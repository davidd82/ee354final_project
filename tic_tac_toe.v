==> flow/design.v <==
`timescale 1 ns / 100 ps
module tic_tac_toe (Clk, reset, BtnL, BtnR, BtnU, BtnD, BtnC,
				Xwins, Owins, Qi, Qs, Qx, Qo, Qd, P1s, P2s);
input Clk, reset;
input BtnL, BtnR, BtnU, BtnD, BtnC;  
output Qi, Qs, Qx, Qo, Qd;    
output [11:0] P1s;            
output [11:0] P2s;            
output Xwins;  				  
output Owins;  				  
reg [4:0] state;			  
reg [3:0] counter;			  
reg [3:0] pos;					  
reg Xwins;					  
reg Owins;					  
reg [11:0] P1s;
reg [11:0] P2s;
reg board [0:8];	  
localparam
INI	 = 5'b00001,
STA  = 5'b00010,
XTU	 = 5'b00100,
OTU  = 5'b01000,
DONE = 5'b10000,
UNK  = 5'bXXXXX;
assign {Qi, Qs, Qx, Qo, Qd} = state;
always @(posedge Clk, posedge reset) 
  begin  : CU_n_DU
    if (reset)
       begin
          state <= INI;
	      P1s <= 12'bXXXXXXXXXXXX;       
	      P2s <= 12'bXXXXXXXXXXXX;	     
          counter <= 4'bXXX;            
	    end
    else
       begin
         (* full_case, parallel_case *)
         case (state)
	        INI	:  
	          begin
				state <= STA;
				P1s <= 0;
				P2s <= 0;
	          end
	        STA	:   
	          begin
				state <= XTU;
				pos <= 0;
				counter <= 0;
				Xwins <= 0;
				Owins <= 0;
 	          end
			XTU	:   
			   begin
				if (counter == 9 || Xwins)
					state <= DONE;
				if(counter[0])
					state <= OTU;
				if(BtnU) begin
					board[pos] <= 1;
					counter <= counter + 1;
					if((board[0] == board[1] == board[2]) || (board[3] == board[4] == board[5]) || (board[6] == board[7] == board[8]) 
						|| (board[0] == board[3] == board[6]) || (board[1] == board[4] == board[7]) || (board[2] == board[5] == board[8]) 
						|| (board[0] == board[4] == board[8]) || (board[2] == board[4] == board[6])) begin
						Xwins <= 1;
						P1s <= P1s + 1;
					end
				end
				if(BtnR) begin
					case (pos)
						2: pos <= 0;
						5: pos <= 3;
						8: pos <= 6;
						default: pos <= pos + 1;
					endcase
				end
				if(BtnD) begin
					case (pos)
						6: pos <= 0;
						7: pos <= 1;
						8: pos <= 2;
						default: pos <= pos + 3;
					endcase
				end
			   end
			OTU	:   
			   begin
				if (counter == 9)
					state <= DONE;
				if (~counter[0])
					state <= XTU;
				if(BtnU)
					begin
						board[pos] <= 0;
						counter <= counter + 1;
						if (board[0] == board[1] == board[2] || board[3] == board[4] == board[5] || board[6] == board[7] == board[8] 
							|| board[0] == board[3] == board[6] || board[1] == board[4] == board[7] || board[2] == board[5] == board[8] 
							|| board[0] == board[4] == board[8] || board[2] == board[4] == board[6]) begin
							Owins <= 1;
							P2s <= P2s + 1;
						end
					end
				if(BtnR) begin
					case (pos)
						2: pos <= 0;
						5: pos <= 3;
						8: pos <= 6;
						default: pos <= pos + 1;
					endcase
				end
				if(BtnD) begin
					case (pos)
						6: pos <= 0;
						7: pos <= 1;
						8: pos <= 2;
						default: pos <= pos + 3;
					endcase
				end
			   end
	        DONE	:
	          begin  
				if (BtnL)
					state <= STA;
	          end
			default:
				state <= UNK;
      endcase
    end 
  end
endmodule 
### Reports on tic_tac_toe

The steps from the RTL of tic_tac_toe to its reports follow in flow order.
Lines are those of the file above, counted from 1.
Operators carry their Yosys type and port widths (W data, S select, Z words).
Library cell names are shortened.
Not given: -

| inputs | value |
|---|---|
| design top | tic_tac_toe |
| clock | Clk |
| library | sky130hd |
| corner | tt_025C_1v80 |

### Elaborated design

Counts by Yosys on the flattened word-level netlist (proc, flatten, opt, wreduce). Print and check cells are left out.

| operators by class | value |
|---|---|
| $add $sub $neg | 5 |
| $mul | 0 |
| div/mod/pow operators | 0 |
| magnitude comparators | 0 |
| eq/ne operators | 57 |
| shift operators | 0 |
| mux-type cells | 68 |
| bitwise gates (word level) | 1 |
| reduce/logical cells | 32 |

Operator list:

| kind | count |
|---|---|
| $reduce_and A6 Y1 | 9 |
| $pmux W12 S2 | 2 |
| $mux W12 | 4 |
| $ne A2 B2 Y1 const B | 23 |
| $mux W1 | 38 |
| $pmux W5 S5 | 1 |
| $mux W5 | 5 |
| $add A12 B1 Y12 const B | 2 |
| $pmux W4 S3 | 2 |
| $pmux W1 S2 | 11 |
| $eq A1 B1 Y1 | 16 |
| $eq A4 B3 Y1 const B | 4 |
| $pmux W4 S2 | 2 |
| $reduce_and A3 Y1 | 4 |
| $mux W4 | 3 |
| $reduce_bool A2 Y1 | 5 |
| $logic_or A1 B1 Y1 | 8 |
| $add A4 B1 Y4 const B | 2 |
| $eq A4 B2 Y1 const B | 2 |
| $eq A4 B4 Y1 const B | 2 |
| $reduce_and A4 Y1 | 2 |
| $ne A3 B3 Y1 const B | 2 |
| $eq A5 B1 Y1 const B | 1 |
| $eq A5 B2 Y1 const B | 1 |
| $eq A5 B3 Y1 const B | 1 |
| $eq A5 B4 Y1 const B | 1 |
| $eq A5 B5 Y1 const B | 1 |
| $eq A4 B1 Y1 const B | 1 |

Not listed: further kinds 8, cells in them 8.

| word-level totals | value |
|---|---|
| register bits | 48 |
| latch bits | 0 |
| RAM bits | 0 |
| memory bits (read-only) | 0 |
| word width x clocked read ports | 0 |
| memories kept | 0 |
| output and inout port bits | 31 |
| cells after elaboration | 179 |

### Logic depth

Longest topological path by Yosys (ltp), each cell counted once; first at word level (registers and memories cut), then after technology mapping (sequential cells cut; the memories' decode and read muxes count).

| depth | value |
|---|---|
| depth after elaboration | 12 |
| ABC_AREA | 0 |
| gate-level depth with buffers | 8 |
| depth with buffers taken out | 7 |

### After synthesis

The flow's flattened synthesis, as Yosys stat reports it; memories are mapped. The netlist is that of the ABC_AREA named above (0 if unset); the other value can give another one.
Totals and module areas in this step are rounded.

Cells by type:

| cell | count | total area (um^2) |
|---|---|---|
| dfrtp_1 | 32 | 800.768 |
| edfxtp_1 | 15 | 450.432 |
| nand3_1 | 22 | 110.106 |
| ha_1 | 8 | 100.096 |
| a21oi_1 | 16 | 80.077 |
| nand2_1 | 18 | 67.565 |
| o31ai_1 | 9 | 67.565 |
| nor2_1 | 17 | 63.811 |
| o21ai_0 | 12 | 60.058 |
| and2_1 | 9 | 56.304 |
| mux2i_1 | 5 | 50.048 |
| or4_1 | 6 | 45.043 |
| inv_1 | 10 | 37.536 |
| nand4_1 | 6 | 37.536 |
| nor3_1 | 7 | 35.034 |
| xor2_1 | 4 | 35.034 |
| and3_1 | 5 | 31.28 |
| nor3b_1 | 4 | 30.029 |

Other cell types: 45; their cells: 68.

| mapped netlist | value |
|---|---|
| standard cells after synthesis | 273 |
| cell area after synthesis | 2700 um^2 |
| sequential part of the area | 1300 um^2 |
| mapped flip-flops | 48 |
| buffers | 7 |

### Timing after synthesis

Source: OpenSTA report_checks on the synthesized netlist (no wires, ideal clock, input and output delay 20% of the period each), path of least setup slack; recovery checks are left aside. Register names are those of the netlist, which keeps one name where synthesis merged equal registers.

| path post-synthesis | value |
|---|---|
| path type | register -> register |
| from | reg state[1] |
| to | reg board[4] |
| clock period | 3.47 ns |
| arrival time | 1.824 ns |
| path slack | 1.353 ns |
| delay of the path | 2.117 ns |
| stages on the path | 6 |
| path buffers | 0 |
| synthesis period reached | 2.117 ns |

"delay of the path" = arrival - input delay + setup time.
"stages on the path" counts driving pins, that of a launching flip-flop among them; a cell with two outputs on the path counts twice.
"synthesis period reached" = period - worst setup slack (recovery checks aside). The figure is calculated, with input and output delays left at 20% of the set period.
The rows between start and end are the longest chain of elaborated cells between them; the timing report does not say that the signal goes this way. Where chains are equally long, one stands for them.
Each line given opens the expression or statement behind the cell; cells for indexed reads and writes are added by Yosys, which also makes memories of some case tables.
At most two assigning lines are given for a register; there are more.
The path ends at the enable pin of a flip-flop; only ways to that pin are counted.

| on the way, post-synthesis | value |
|---|---|
| cells stage by stage | dfrtp_1 or3_4 a21oi_2 nand2_1 nor4b_1 and2_1 |
| cells in the longest elaborated chain | 3 |

Ends and longest elaborated chain, post-synthesis:

| item | RTL line | source |
|---|---|---|
| from (decl) | 11 | `reg [4:0] state;` |
| from (assign) | 31 | `state <= INI;` |
| from (assign) | 42 | `state <= STA;` |
| $eq A5 B3 Y1 | 39 | `case (state)` |
| $ne A2 B2 Y1 | - |  |
| $reduce_and A6 Y1 | - |  |
| to (assign) | 61 | `board[pos] <= 1;` |
| to (assign) | 95 | `board[pos] <= 0;` |
| to (decl) | 18 | `reg board [0:8];` |

### Path in the finished layout

Path of least setup slack in the final report of job 1 (OpenROAD, finished layout, wires in). Where an end is a register, its clock arrival counts in the times.

| path after layout | value |
|---|---|
| path type | register -> register |
| from | reg board[1] |
| to | reg P2s[9] |
| clock period | 2.43 ns |
| arrival time | 2.48 ns |
| path slack | 0.13 ns |
| stages on the path | 6 |
| path buffers | 0 |

The rows between start and end are the longest chain of elaborated cells between them; the timing report does not say that the signal goes this way. Where chains are equally long, one stands for them.
At most two assigning lines are given for a register; there are more.

| on the way, after layout | value |
|---|---|
| cells stage by stage | edfxtp_1 or4_4 a211o_4 o211ai_4 nor4_1 mux2i_1 |
| cells in the longest elaborated chain | 12 |

Ends and longest elaborated chain, after layout:

| item | RTL line | source |
|---|---|---|
| from (decl) | 18 | `reg board [0:8];` |
| from (assign) | 61 | `board[pos] <= 1;` |
| from (assign) | 95 | `board[pos] <= 0;` |
| $eq A1 B1 Y1 (2 in a row) | 97 | `if (board[0] == board[1] == board[2] \|\| board[3] == board[4] == board[5] \|\| board[6] == board[7] == board[8]` |
| $logic_or A1 B1 Y1 (7 in a row) | 97 |  |
| $mux W12 | 97 |  |
| $mux W12 | 93 | `if(BtnU)` |
| $pmux W12 S2 | 39 | `case (state)` |
| to (assign) | 44 | `P2s <= 0;` |
| to (assign) | 101 | `P2s <= P2s + 1;` |
| to (decl) | 8 | `output [11:0] P2s;` |

Below are 2 stored runs of the flow (Yosys, OpenROAD; platform sky130hd) on tic_tac_toe, each with its settings and what was measured, unordered. Constraints: input delay and output delay 20% of the set period each, output load 0.01 pF.
"achieved period" = clock period - worst setup slack. The figure is calculated, with input and output delays left at 20% of the set period.
"power" rests on the timing tool's default activity at the inputs, not on a simulated workload.
Values from the reports are rounded here.

#### Job 1

| setting | value |
|---|---|
| period_ns | `2.43` |
| CORE_UTILIZATION | `22` |
| PLACE_DENSITY_LB_ADDON | `0.09` |
| CELL_PAD_IN_SITES_GLOBAL_PLACEMENT | `3` |
| CELL_PAD_IN_SITES_DETAIL_PLACEMENT | `1` |
| TNS_END_PERCENT | `40` |
| CTS_CLUSTER_DIAMETER | `210` |
| MIN_ROUTING_LAYER | `met2` |
| CAP_MARGIN | `20` |
| CORE_MARGIN | `2` |
| SLEW_MARGIN | `20` |

| result | value |
|---|---|
| worst setup slack after layout | 0.13 ns |
| worst hold slack after layout | 0.55 ns |
| power | 2.3 mW |
| post-synthesis cell area | 2700 um^2 |
| utilization in the final report | 29 % |
| achieved period | 2.305 ns |
| total die area | 13000 um^2 |
| standard-cell area after layout | 3600 um^2 |

#### Job 2

| setting | value |
|---|---|
| period_ns | `3.48` |
| CORE_UTILIZATION | `63` |
| SETUP_SLACK_MARGIN | `-0.31` |
| PLACE_DENSITY_LB_ADDON | `0.22` |
| CELL_PAD_IN_SITES_GLOBAL_PLACEMENT | `0` |
| TNS_END_PERCENT | `45` |
| CTS_CLUSTER_SIZE | `10` |
| CTS_CLUSTER_DIAMETER | `377` |
| SLEW_MARGIN | `40` |
| MIN_ROUTING_LAYER | `met1` |
| CAP_MARGIN | `20` |
| CORE_MARGIN | `2` |

| result | value |
|---|---|
| achieved period | 2.450 ns |
| power | 1.4 mW |
| worst setup slack after layout | 1.0 ns |
| utilization in the final report | 79 % |
| standard-cell area after layout | 3200 um^2 |
| worst hold slack after layout | 0.56 ns |
| total die area | 4900 um^2 |
| post-synthesis cell area | 2700 um^2 |
